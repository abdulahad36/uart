==> flow/design.v <==
module uarthum (
  input              clk_t  ,
  input              srst   ,
  input              start  ,
  input        [7:0] data_in,
  output logic       tx     ,
  output logic       busy
);
  typedef enum logic[3:0]{IDLE =0 ,START=1,TRANSMIT=2,STOP=3} state_e;
  logic   end_tx    = 0   ;
  state_e cur_state = IDLE;  
  state_e nxt_state       ;
  logic [10:0] tx_pack   ;
  logic        parity_bit;
  logic [ 3:0] cnt       ;  
  always_comb begin : proc_parity_gen
    parity_bit = ^data_in;  
    busy       = (cur_state == STOP);
  end
  always_ff @(posedge clk_t) begin : proc_main_fsm
    end_tx <= 0;
    case(cur_state)
      IDLE : begin
        if(srst)
          begin
            cur_state <= IDLE;
            tx_pack   <= 0;
            cnt       <= 0;
          end
        else
          cur_state <= START;
      end
      START : begin
        if(start) begin
          tx_pack   <= {1'b1,parity_bit,data_in,1'b0}; 
          cnt       <= 0;
          cur_state <= TRANSMIT;
        end
        else
          begin
            tx_pack   <= 0; 
            cur_state <= START; 
          end
      end
      TRANSMIT :
        begin 
          if(cnt==9) begin 
            tx        <= tx_pack[0];
            tx_pack   <= tx_pack>>1;
            cnt       <= cnt+1;
            cur_state <= STOP;
          end
          else begin
            tx      <= tx_pack[0];
            tx_pack <= tx_pack>>1;
            cnt     <= cnt+1;
          end
        end
      STOP :
        begin
          tx        <= tx_pack[0];
          tx_pack   <= tx_pack>>1;
          cnt       <= cnt+1;
          cur_state <= START;
          end_tx    <= 1;
        end
      default : cur_state <=IDLE;
    endcase  
  end
endmodule
Tool chain data of uarthum. What the tools print for uarthum, step after step. Line numbers count from 1 in the design file above. Library cell names are shortened. Not given: --

Top module: uarthum. Clock: clk_t. Cell library: sky130hd. Library corner: tt_025C_1v80.

Elaborated design. Source: Yosys, flattened and elaborated, memories not mapped. Widths are those after wreduce. Registers that Yosys merges into a memory's read port (data or address) are not register bits. Print and check cells do not count. Equal cells are merged and count once.

$add $sub $neg: 1. For equal/unequal tests the number is 7. The entry for multiplexer cells reads 10. The figure for reduce/logical cells is 6.

Operator list (number): 11-bit parallel mux with 3-bit select (1); 11-bit two-way mux (2); 4-bit parallel mux with 4-bit select (1); 4-bit parallel mux with 3-bit select (1); 4-bit two-way mux (3); 4-bit by 2-bit equality test with 1-bit output (second input constant) (2); 8-bit XOR reduction (1); 2-bit != test (second input constant) (3); 4-bit by 1-bit adder with 4-bit output (second input constant) (1); 4-bit by 1-bit equality test with 1-bit output (second input constant) (1); 4-bit equality test (second input constant) (1); 4-bit zero test (1); 3-bit AND reduction (1); 3-bit nonzero test (1); 2-bit AND reduction (1); 2-bit OR reduction (1); 2-bit two-way mux (1); 1-bit two-way mux (1).

The figure for bits in registers is 20. The entry for input port bits reads 11. Output and inout bits: 2.

Longest topological paths. Depth = most cells in a row (Yosys ltp): at word level without a register or memory, in the mapped netlist without a sequential cell, where the memories' decode and read muxes count.

Depth in word-level cells: 4. ABC_AREA: 0. The figure for depth in mapped cells is 4. Mapped depth without buffers: 4.

After synthesis. Yosys stat after the flow's synthesis: flattened, memories mapped to cells. It holds for the ABC_AREA given above (unset counts as 0); a run with the other value may have another netlist. Totals and module areas in this step are rounded.

Cell types: edfxtp_1 (number 18, total area 540.518 um^2); a22o_1 (number 9, total area 78.826 um^2); xnor2_1 (number 7, total area 61.309 um^2); and2_1 (number 4, total area 25.024 um^2); ha_1 (number 2, total area 25.024 um^2); xor2_1 (number 2, total area 17.517 um^2); nor2b_1 (number 2, total area 12.512 um^2); clkbuf_1 (number 3, total area 11.261 um^2); nand2_1 (number 3, total area 11.261 um^2); a21o_1 (number 1, total area 7.507 um^2); inv_1 (number 2, total area 7.507 um^2); nand3b_1 (number 1, total area 7.507 um^2); o211ai_1 (number 1, total area 7.507 um^2); nand2b_1 (number 1, total area 6.256 um^2); or3_1 (number 1, total area 6.256 um^2); buf_2 (number 1, total area 5.005 um^2); nand3_1 (number 1, total area 5.005 um^2); nor2_1 (number 1, total area 3.754 um^2).

The figure for cells in the netlist is 60. Chip area (Yosys): 840 um^2. The figure for area of sequential cells is 540 um^2. The entry for flip-flops reads 18.

Path before layout. Path of least setup slack by OpenSTA after synthesis, without wires, with an ideal clock, recovery checks aside; 20% of the period is set as input and as output delay. Where synthesis merged equal registers, the netlist keeps one of their names.

Kind: register to register. Start point: reg cur_state[1]. End point: reg tx_pack[0]. For clock period the number is 2.19 ns. Library setup time: 0.309 ns. For time at the first pin the number is 0.000 ns. Data arrival time: 1.105 ns. Path slack: 0.777 ns. The figure for path delay is 1.414 ns. For driving pins on the path the number is 3. For buffers on the path the number is 1. The figure for synthesis period reached is 1.413 ns.

"path delay" = arrival - input delay + setup time. "driving pins on the path" counts driving pins, that of a launching flip-flop among them; a cell with two outputs on the path counts twice. "synthesis period reached" is the clock period less the worst setup slack; recovery checks do not enter. This is arithmetic on one report: input and output delays are still those of the set period (20% each). The rows between start and end are the longest chain of elaborated cells between them; the timing report does not say that the signal goes this way. Where chains are equally long, one stands for them. A line is the first line of the expression or statement that the cell stems from. Yosys adds cells for indexed reads and writes and turns some case tables into memories. A register here has more assigning lines than the two given. Only ways into the end's enable, where the timed path ends, are counted here.

Path through: edfxtp_1 > clkbuf_1 > or3_1. The figure for length of the longest elaborated chain is 4. Under elaborated cells between the ends (all ways) stands 8. Classes of those cells: eq/ne: 4; reduce/logical: 4.

RTL lines, path after synthesis: start: declaration (line 11) `state_e cur_state = IDLE;`; start: assignment (line 26) `cur_state <= IDLE;`; start: assignment (line 31) `cur_state <= START;`; 4-bit by 2-bit equality test with 1-bit output (line 22) `case(cur_state)`; 2-bit OR reduction; 3-bit nonzero test; 2-bit AND reduction; end: assignment (line 35) `tx_pack   <= {1'b1,parity_bit,data_in,1'b0};`; end: assignment (line 49) `tx_pack   <= tx_pack>>1;`; end: declaration (line 13) `logic [10:0] tx_pack   ;`.

Lab notebook: uarthum

Module uarthum, platform sky130hd: 2 stored runs of the flow (Yosys, OpenROAD) with differing settings, in no particular order. Input and output delays are each 20% of the period that was set; the output load is 0.01 pF.

Run A has these settings: period_ns 1.22; CORE_UTILIZATION 70; HOLD_SLACK_MARGIN 0.18; CORE_MARGIN 6; CELL_PAD_IN_SITES_GLOBAL_PLACEMENT 0; CELL_PAD_IN_SITES_DETAIL_PLACEMENT 2; ABC_AREA 0; CAP_MARGIN 20; SLEW_MARGIN 20. Outcome: no final report: placement broke off with GPL-0301.

Run B has these settings: period_ns 0.932; CORE_UTILIZATION 62; SETUP_SLACK_MARGIN 0.01; HOLD_SLACK_MARGIN 0.09; CORE_MARGIN 4; TNS_END_PERCENT 65; ABC_AREA 0; GPL_ROUTABILITY_DRIVEN 0; CTS_CLUSTER_DIAMETER 119; MAX_ROUTING_LAYER met4; CAP_MARGIN 20; SLEW_MARGIN 20. Outcome: no final report: routing broke off with DPL-0038.
